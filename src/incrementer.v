==> flow/design.v <==
module incrementer (
	input clk,
	input enabler,
	input reset,
	output [7:0] dout,
	output [5:0] gpo,
	output [7:0] ip
);
	reg [7:0] reg_dout;
	reg [5:0] reg_gpo;
	reg [7:0] reg_ip;
	initial begin
		reg_dout = 0;
		reg_gpo = 0;
		reg_ip = 0;
	end
	always @(posedge clk) begin
		if (enabler) begin
			reg_dout [7:0] = reg_dout [7:0] + 1'd1;
			reg_gpo [5:0] = reg_gpo [5:0] + 1'b1;
			reg_ip [7:0] = reg_ip [7:0] + 1'd1;
		end
	end
	assign dout = reg_dout;
	assign gpo  = (!reset) ? 7'b1111_111 : reg_gpo;
	assign ip   = reg_ip;
endmodule 
### Step by step through the tools: incrementer

Tool output for the design above, in the order of the flow.
Line numbers count from 1 in the design file above.
Operators carry their Yosys type and port widths (W data, S select, Z words).
Library cell names are shortened.
The mark n/a stands for no value.

| design | value |
|---|---|
| top | incrementer |
| clock port | clk |
| standard-cell library | sky130hd |
| library corner | tt_025C_1v80 |

### Word-level counts

Counts by Yosys on the flattened word-level netlist (proc, flatten, opt, wreduce; memories kept). Register bits leave out memories and registers merged into their read ports (data or address); mux counts leave out enables and synchronous resets folded into registers. Print and check cells are left out. Cells with the same type and inputs are merged into one.

| word-level totals | value |
|---|---|
| input bits | 3 |
| output and inout bits | 22 |
| register bits after elaboration | 22 |
| word-level cells | 7 |
| memory cells | 0 |
| RAM bits | 0 |
| word width x clocked read ports | 0 |
| bits in latches | 0 |
| memory bits (read-only) | 0 |

| cells by class | value |
|---|---|
| order comparisons | 0 |
| eq/ne operators | 0 |
| multiply operators | 0 |
| muxes and demuxes | 1 |
| add/sub/neg operators | 3 |
| reductions and logical operators | 0 |
| shifts and indexed selects | 0 |
| divide/modulo/power cells | 0 |
| bitwise logic cells | 0 |

Operator list:

| cell | number |
|---|---|
| $add A8 B1 Y8 const B | 2 |
| $add A6 B1 Y6 const B | 1 |
| $mux W6 | 1 |

### Depth

Yosys ltp: most cells in a row. Word level: on the elaborated netlist, between registers, memories and ports. Mapped: between sequential cells and ports; inverters and the memories' decode and read muxes count.

| logic depth | value |
|---|---|
| depth in word-level cells | 1 |
| ABC_AREA | 0 |
| gate-level depth with buffers | 3 |
| mapped depth without buffers | 3 |

### After synthesis

The flow's flattened synthesis, as Yosys stat reports it; memories are mapped. The netlist is that of the ABC_AREA named above (0 if unset); the other value can give another one.
Totals and module areas in this step are rounded.

Cell types:

| cell type | number | area in all (µm²) |
|---|---|---|
| edfxtp_1 | 22 | 660.634 |
| xnor2_1 | 13 | 113.859 |
| nand3_1 | 13 | 65.062 |
| ha_1 | 3 | 37.536 |
| nand2b_1 | 5 | 31.28 |
| xor2_1 | 3 | 26.275 |
| and3_4 | 2 | 22.522 |
| and3_1 | 3 | 18.768 |
| inv_1 | 3 | 11.261 |
| nand2_1 | 1 | 3.754 |

| synthesis totals | value |
|---|---|
| sequential area | 661 µm² |
| buffer cells | 0 |
| mapped cells | 68 |
| mapped flip-flops | 22 |
| chip area (Yosys) | 991 µm² |

### Worst setup path after synthesis

Path of least setup slack by OpenSTA after synthesis, without wires, with an ideal clock, recovery checks aside; 20% of the period is set as input and as output delay. Where synthesis merged equal registers, the netlist keeps one of their names.

| timing path post-synthesis | value |
|---|---|
| kind | register to register |
| from | reg reg_dout[0] |
| to | reg reg_dout[4] |
| clock period | 1.26 ns |
| data required time | 0.999 ns |
| library setup time | 0.261 ns |
| path buffers | 0 |
| launch time at the first pin | 0.000 ns |
| path slack | 0.112 ns |
| stages | 4 |
| path delay | 1.149 ns |
| data arrival time | 0.888 ns |
| period reached after synthesis | 1.148 ns |

"path delay" is the arrival time less input delay plus setup time.
"stages" counts driving pins, that of a launching flip-flop among them; a cell with two outputs on the path counts twice.
"period reached after synthesis" is the clock period less the worst setup slack; recovery checks do not enter. This is arithmetic on one report: input and output delays are still those of the set period (20% each).
Between the ends stands the longest chain of elaborated cells between them, by number of cells; it is not shown to be the way that was timed. Of several equally long chains one is given.
A line is the first line of the expression or statement that the cell stems from. Yosys adds cells for indexed reads and writes and turns some case tables into memories.

| on the way, post-synthesis | value |
|---|---|
| path through | edfxtp_1 > ha_1 > nand3_1 > xnor2_1 |
| length of the longest elaborated chain | 1 |
| elaborated cells between the ends (all ways) | 1 |
| source lines of those cells | 1 |
| those cells by class | add/sub (1) |

RTL lines, path post-synthesis:

| item | RTL line | RTL |
|---|---|---|
| start, declared | 9 | `reg [7:0] reg_dout;` |
| start, assigned | 19 | `reg_dout [7:0] = reg_dout [7:0] + 1'd1;` |
| $add A8 B1 Y8 | 19 |  |
| end, assigned | 19 |  |
| end, declared | 9 |  |

### Worst path after layout

From the final timing report of entry A: the path of least setup slack in the routed layout; clock arrival at registers is part of the times.

| timing path post-layout | value |
|---|---|
| kind | register to output |
| from | reg reg_gpo[2] |
| to | out gpo[2] |
| path buffers | 1 |
| stages | 3 |
| output delay | 0.38 ns |
| path slack | 0.12 ns |
| data required time | 1.50 ns |
| data arrival time | 1.39 ns |
| launch time at the first pin | 0.25 ns |
| clock period | 1.88 ns |

Between the ends stands the longest chain of elaborated cells between them, by number of cells; it is not shown to be the way that was timed. Of several equally long chains one is given.

| on the way, post-layout | value |
|---|---|
| path through | edfxtp_1 > nand2b_1 > clkdlybuf4s50_1 |
| length of the longest elaborated chain | 1 |
| elaborated cells between the ends (all ways) | 1 |
| source lines of those cells | 1 |
| those cells by class | mux (1) |

RTL lines, path post-layout:

| item | RTL line | RTL |
|---|---|---|
| start, declared | 10 | `reg [5:0] reg_gpo;` |
| start, assigned | 20 | `reg_gpo [5:0] = reg_gpo [5:0] + 1'b1;` |
| $mux W6 | 25 | `assign gpo = (!reset) ? 7'b1111_111 : reg_gpo;` |
| end, declared | 6 | `output [5:0] gpo,` |

Appendix: measured runs

Top module incrementer; platform sky130hd; tools Yosys and OpenROAD; 2 stored runs in no particular order. Input and output delays are each 20% of the period that was set; the output load is 0.01 pF.
"period reached" = clock period - worst setup slack. The figure is calculated, with input and output delays left at 20% of the set period.
"allowed time less slack (worst setup path)" means the part of the period allowed to the worst setup path (the constraints hold back 20% at inputs and 20% at outputs) less its slack; where the path has registers, the arrival times of their clocks count too.
"total power of the final layout": no workload was simulated; the value follows from the tool's default switching activity.
The results are shown rounded.

#### Entry A

| setting | value |
|---|---|
| period_ns | `1.88` |
| CORE_UTILIZATION | `42` |
| PLACE_DENSITY | `0.67` |
| HOLD_SLACK_MARGIN | `0.27` |
| CORE_ASPECT_RATIO | `0.54` |
| CELL_PAD_IN_SITES_GLOBAL_PLACEMENT | `2` |
| ABC_AREA | `0` |
| CTS_CLUSTER_DIAMETER | `349` |
| CAP_MARGIN | `40` |
| SLEW_MARGIN | `0` |
| MIN_ROUTING_LAYER | `met1` |
| MAX_ROUTING_LAYER | `met4` |
| CORE_MARGIN | `2` |

| result | value |
|---|---|
| allowed time less slack (worst setup path) | 1.39 ns |
| type of the worst setup path | register to output |
| period reached | 1.761 ns |
| worst setup slack after layout | 0.119 ns |
| chip area in the Yosys report | 991 µm² |
| standard-cell area after layout | 1320 µm² |
| die outline area | 2780 µm² |
| total power of the final layout | 1.13 mW |

#### Entry B

| setting | value |
|---|---|
| period_ns | `1.17` |
| CORE_UTILIZATION | `47` |
| CAP_MARGIN | `20` |
| CORE_MARGIN | `2` |
| SLEW_MARGIN | `20` |

| result | value |
|---|---|
| standard-cell area after layout | 1670 µm² |
| chip area in the Yosys report | 991 µm² |
| period reached | 1.247 ns |
| worst setup slack after layout | -0.077 ns |
| total power of the final layout | 1.94 mW |
| die outline area | 2490 µm² |
| allowed time less slack (worst setup path) | 1.01 ns |
| type of the worst setup path | register to output |
